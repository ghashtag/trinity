==> flow/design.v <==
`timescale 1ns / 1ps
module trinity_gene_sequencer (
    input  wire        clk,
    input  wire        rst_n,
    input  wire        enable,
    output reg  [1:0]  mutation_trit  
);
    localparam [63:0] SACRED_SEED_PI = 64'h243F6A8885A308D3;
    localparam [7:0] MUTATION_THRESHOLD = 8'd10;
    reg [63:0] lfsr_reg;
    wire feedback;
    assign feedback = !(lfsr_reg[63] ^ lfsr_reg[62] ^ lfsr_reg[60] ^ lfsr_reg[59]);
    always @(posedge clk or negedge rst_n) begin
        if (!rst_n) begin
            lfsr_reg <= SACRED_SEED_PI;
            mutation_trit <= 2'b00;  
        end else if (enable) begin
            lfsr_reg <= {lfsr_reg[62:0], feedback};
            if (lfsr_reg[63:56] < MUTATION_THRESHOLD) begin
                if (lfsr_reg[0])
                    mutation_trit <= 2'b01;  
                else
                    mutation_trit <= 2'b10;  
            end else begin
                mutation_trit <= 2'b00;  
            end
        end
    end
endmodule
# Reports on trinity_gene_sequencer
# Tool output for the design above, in the order of the flow.
# Line numbers count from 1 in the design file above.
# Operators: Yosys type, input widths -> output width; for muxes data width and select width s.
# Cell names lack the library's common part.
# The mark n/a stands for no value.
dict set report setup {
  top_module {trinity_gene_sequencer}
  clk_port {clk}
  library {sky130hd}
  corner {tt_025C_1v80}
}

# After elaboration
# Yosys after proc, flatten, opt, wreduce and memory -nomap, before mapping. Enables and synchronous resets that opt folds into registers are not counted as muxes. Memory bits, and registers merged into a memory's read port (data or address), are not among the register bits. Print and check cells are not counted. Equal cells are merged and count once.
dict set report bits {
  regBits 66
  output_inout_bits 2
}
dict set report op_classes {
  compare 1
  n_mux 2
  bitwise 3
  reduce_and_logical 1
}
# cell count
set op_table {}
lappend op_table {{$lt 8x4->1 const B} 1}
lappend op_table {{$mux 2} 2}
lappend op_table {{$xor 1x1->1} 3}
lappend op_table {{$logic_not 1->1} 1}

# Depth
# Depth = most cells in a row (Yosys ltp): at word level without a register or memory, in the mapped netlist without a sequential cell, where the memories' decode and read muxes count.
dict set report depth {
  word_depth 4
  ABC_AREA 0
  depth_mapped 4
  mapped_depth_nobuf 4
}

# Synthesis result
# The flow's flattened synthesis, as Yosys stat reports it; memories are mapped. The netlist is that of the ABC_AREA named above (0 if unset); the other value can give another one.
# Totals and module areas in this step are rounded.
# cell count type_area_um2
set types {}
lappend types {dfrtp_1 39 975.936}
lappend types {dfstp_2 27 709.43}
lappend types {mux2_2 61 686.909}
lappend types {clkbuf_8 4 55.053}
lappend types {buf_6 4 45.043}
lappend types {ha_1 2 25.024}
lappend types {xor3_1 1 23.773}
lappend types {o41ai_2 1 16.266}
lappend types {inv_1 3 11.261}
lappend types {nand2_1 3 11.261}
lappend types {o211a_1 1 10.01}
lappend types {o21ai_0 2 10.01}
lappend types {o32ai_1 1 8.758}
lappend types {o21a_1 1 7.507}
lappend types {nand2b_1 1 6.256}
lappend types {a21oi_1 1 5.005}
lappend types {nand3_1 1 5.005}
lappend types {nor2_1 1 3.754}
dict set report synth_totals {
  cell_count 154
  synth_area_um2 2620
  seq_area_um2 1690
  ff_cells 66
  buffers 8
}

# Timing after synthesis
# Path of least setup slack by OpenSTA after synthesis, without wires, with an ideal clock, recovery checks aside; 20% of the period is set as input and as output delay. Where synthesis merged equal registers, the netlist keeps one of their names.
dict set report synth_path {
  kind {flip-flop to flip-flop}
  from {register lfsr_reg[62]}
  to {register mutation_trit[1]}
  clock_period_ps 1120
  setup_time_ps 104
  arrival_time_ps 970
  required_ps 1016
  path_slack_ps 46
  path_delay_ps 1074
  driving_pins 5
  n_path_buf 0
  period_less_setup_slack_ps 1074
}
# "path_delay_ps" = arrival - input delay + setup time.
# "driving_pins" counts driving pins, that of a launching flip-flop among them; a cell with two outputs on the path counts twice.
# "period_less_setup_slack_ps" is the clock period less the worst setup slack; recovery checks do not enter. This is arithmetic on one report: input and output delays are still those of the set period (20% each).
# The rows between start and end are the longest chain of elaborated cells between them; the timing report does not say that the signal goes this way. Where chains are equally long, one stands for them.
# Each line given opens the expression or statement behind the cell; cells for indexed reads and writes are added by Yosys, which also makes memories of some case tables.
# A register here has more assigning lines than the two given.
dict set report synth_via {
  cell_sequence {dfrtp_1 -> inv_1 -> ha_1 -> o21a_1 -> o41ai_2}
  elab_chain_len 2
  cells_between 2
  cone_classes {compare: 1; mux: 1}
}
# element line_no
set synth_rtl {}
lappend synth_rtl {{start: declaration} 10} ;# reg [63:0] lfsr_reg;
lappend synth_rtl {{start: assignment} 15} ;# lfsr_reg <= SACRED_SEED_PI;
lappend synth_rtl {{start: assignment} 18} ;# lfsr_reg <= {lfsr_reg[62:0], feedback};
lappend synth_rtl {{$lt 8x4->1} 19} ;# if (lfsr_reg[63:56] < MUTATION_THRESHOLD) begin
lappend synth_rtl {{$mux 2} 19}
lappend synth_rtl {{end: assignment} 16} ;# mutation_trit <= 2'b00;
lappend synth_rtl {{end: assignment} 21} ;# mutation_trit <= 2'b01;
lappend synth_rtl {{end: declaration} 6} ;# output reg  [1:0]  mutation_trit

# Path in the finished layout
# Path of least setup slack in the final report of run 1 (OpenROAD, finished layout, wires in). Where an end is a register, its clock arrival counts in the times.
# The report prints the path's times to 10 ps; the period is as set.
dict set report layout_path {
  kind {flip-flop to flip-flop}
  from {register lfsr_reg[62]}
  to {register lfsr_reg[0]}
  clock_period_ps 784
  setup_time_ps 60
  arrival_time_ps 1430
  required_ps 1050
  path_slack_ps -380
  driving_pins 5
  n_path_buf 0
}
# The rows between start and end are the longest chain of elaborated cells between them; the timing report does not say that the signal goes this way. Where chains are equally long, one stands for them.
dict set report layout_via {
  cell_sequence {dfrtp_1 -> inv_2 -> ha_4 -> xor3_1 -> a21oi_2}
  elab_chain_len 4
  cells_between 4
  cone_classes {logic: 3; reduce/logical: 1}
}
# element line_no
set layout_rtl {}
lappend layout_rtl {{start: declaration} 10} ;# reg [63:0] lfsr_reg;
lappend layout_rtl {{start: assignment} 15} ;# lfsr_reg <= SACRED_SEED_PI;
lappend layout_rtl {{start: assignment} 18} ;# lfsr_reg <= {lfsr_reg[62:0], feedback};
lappend layout_rtl {{$xor 1x1->1 x3} 12} ;# assign feedback = !(lfsr_reg[63] ^ lfsr_reg[62] ^ lfsr_reg[60] ^ lfsr_reg[59]);
lappend layout_rtl {{$logic_not 1->1} 12}
lappend layout_rtl {{end: assignment} 15}
lappend layout_rtl {{end: assignment} 18}
lappend layout_rtl {{end: declaration} 10}

# Below are 2 stored runs of the flow (Yosys, OpenROAD; platform sky130hd) on trinity_gene_sequencer, each with its settings and what was measured, unordered. Constraints: input delay and output delay 20% of the set period each, output load 0.01 pF.
# By "achieved_clock_period_ps" is meant the clock period of the run minus its worst setup slack. This is arithmetic on one report: input and output delays are still those of the set period (20% each).
# The measured numbers are rounded.
run="run 1" settings period_ns=0.784 CAP_MARGIN=20 CORE_MARGIN=2 CORE_UTILIZATION=40 SLEW_MARGIN=20
run="run 1" results achieved_clock_period_ps=1162 die_um2=7200 ws_setup_ps=-378 finalCellArea_um2=3250 tns_setup_ps=-2160 post_synth_area_um2=2620
run="run 2" settings period_ns=1.94 CORE_UTILIZATION=57 PLACE_DENSITY_LB_ADDON=0.24 CORE_ASPECT_RATIO=0.54 CORE_MARGIN=9 CELL_PAD_IN_SITES_DETAIL_PLACEMENT=1 TNS_END_PERCENT=70 GPL_TIMING_DRIVEN=1 CTS_CLUSTER_SIZE=35 CAP_MARGIN=20 SLEW_MARGIN=20
run="run 2" results achieved_clock_period_ps=1662 die_um2=7470 ws_setup_ps=278 finalCellArea_um2=2910 tns_setup_ps=0 post_synth_area_um2=2620
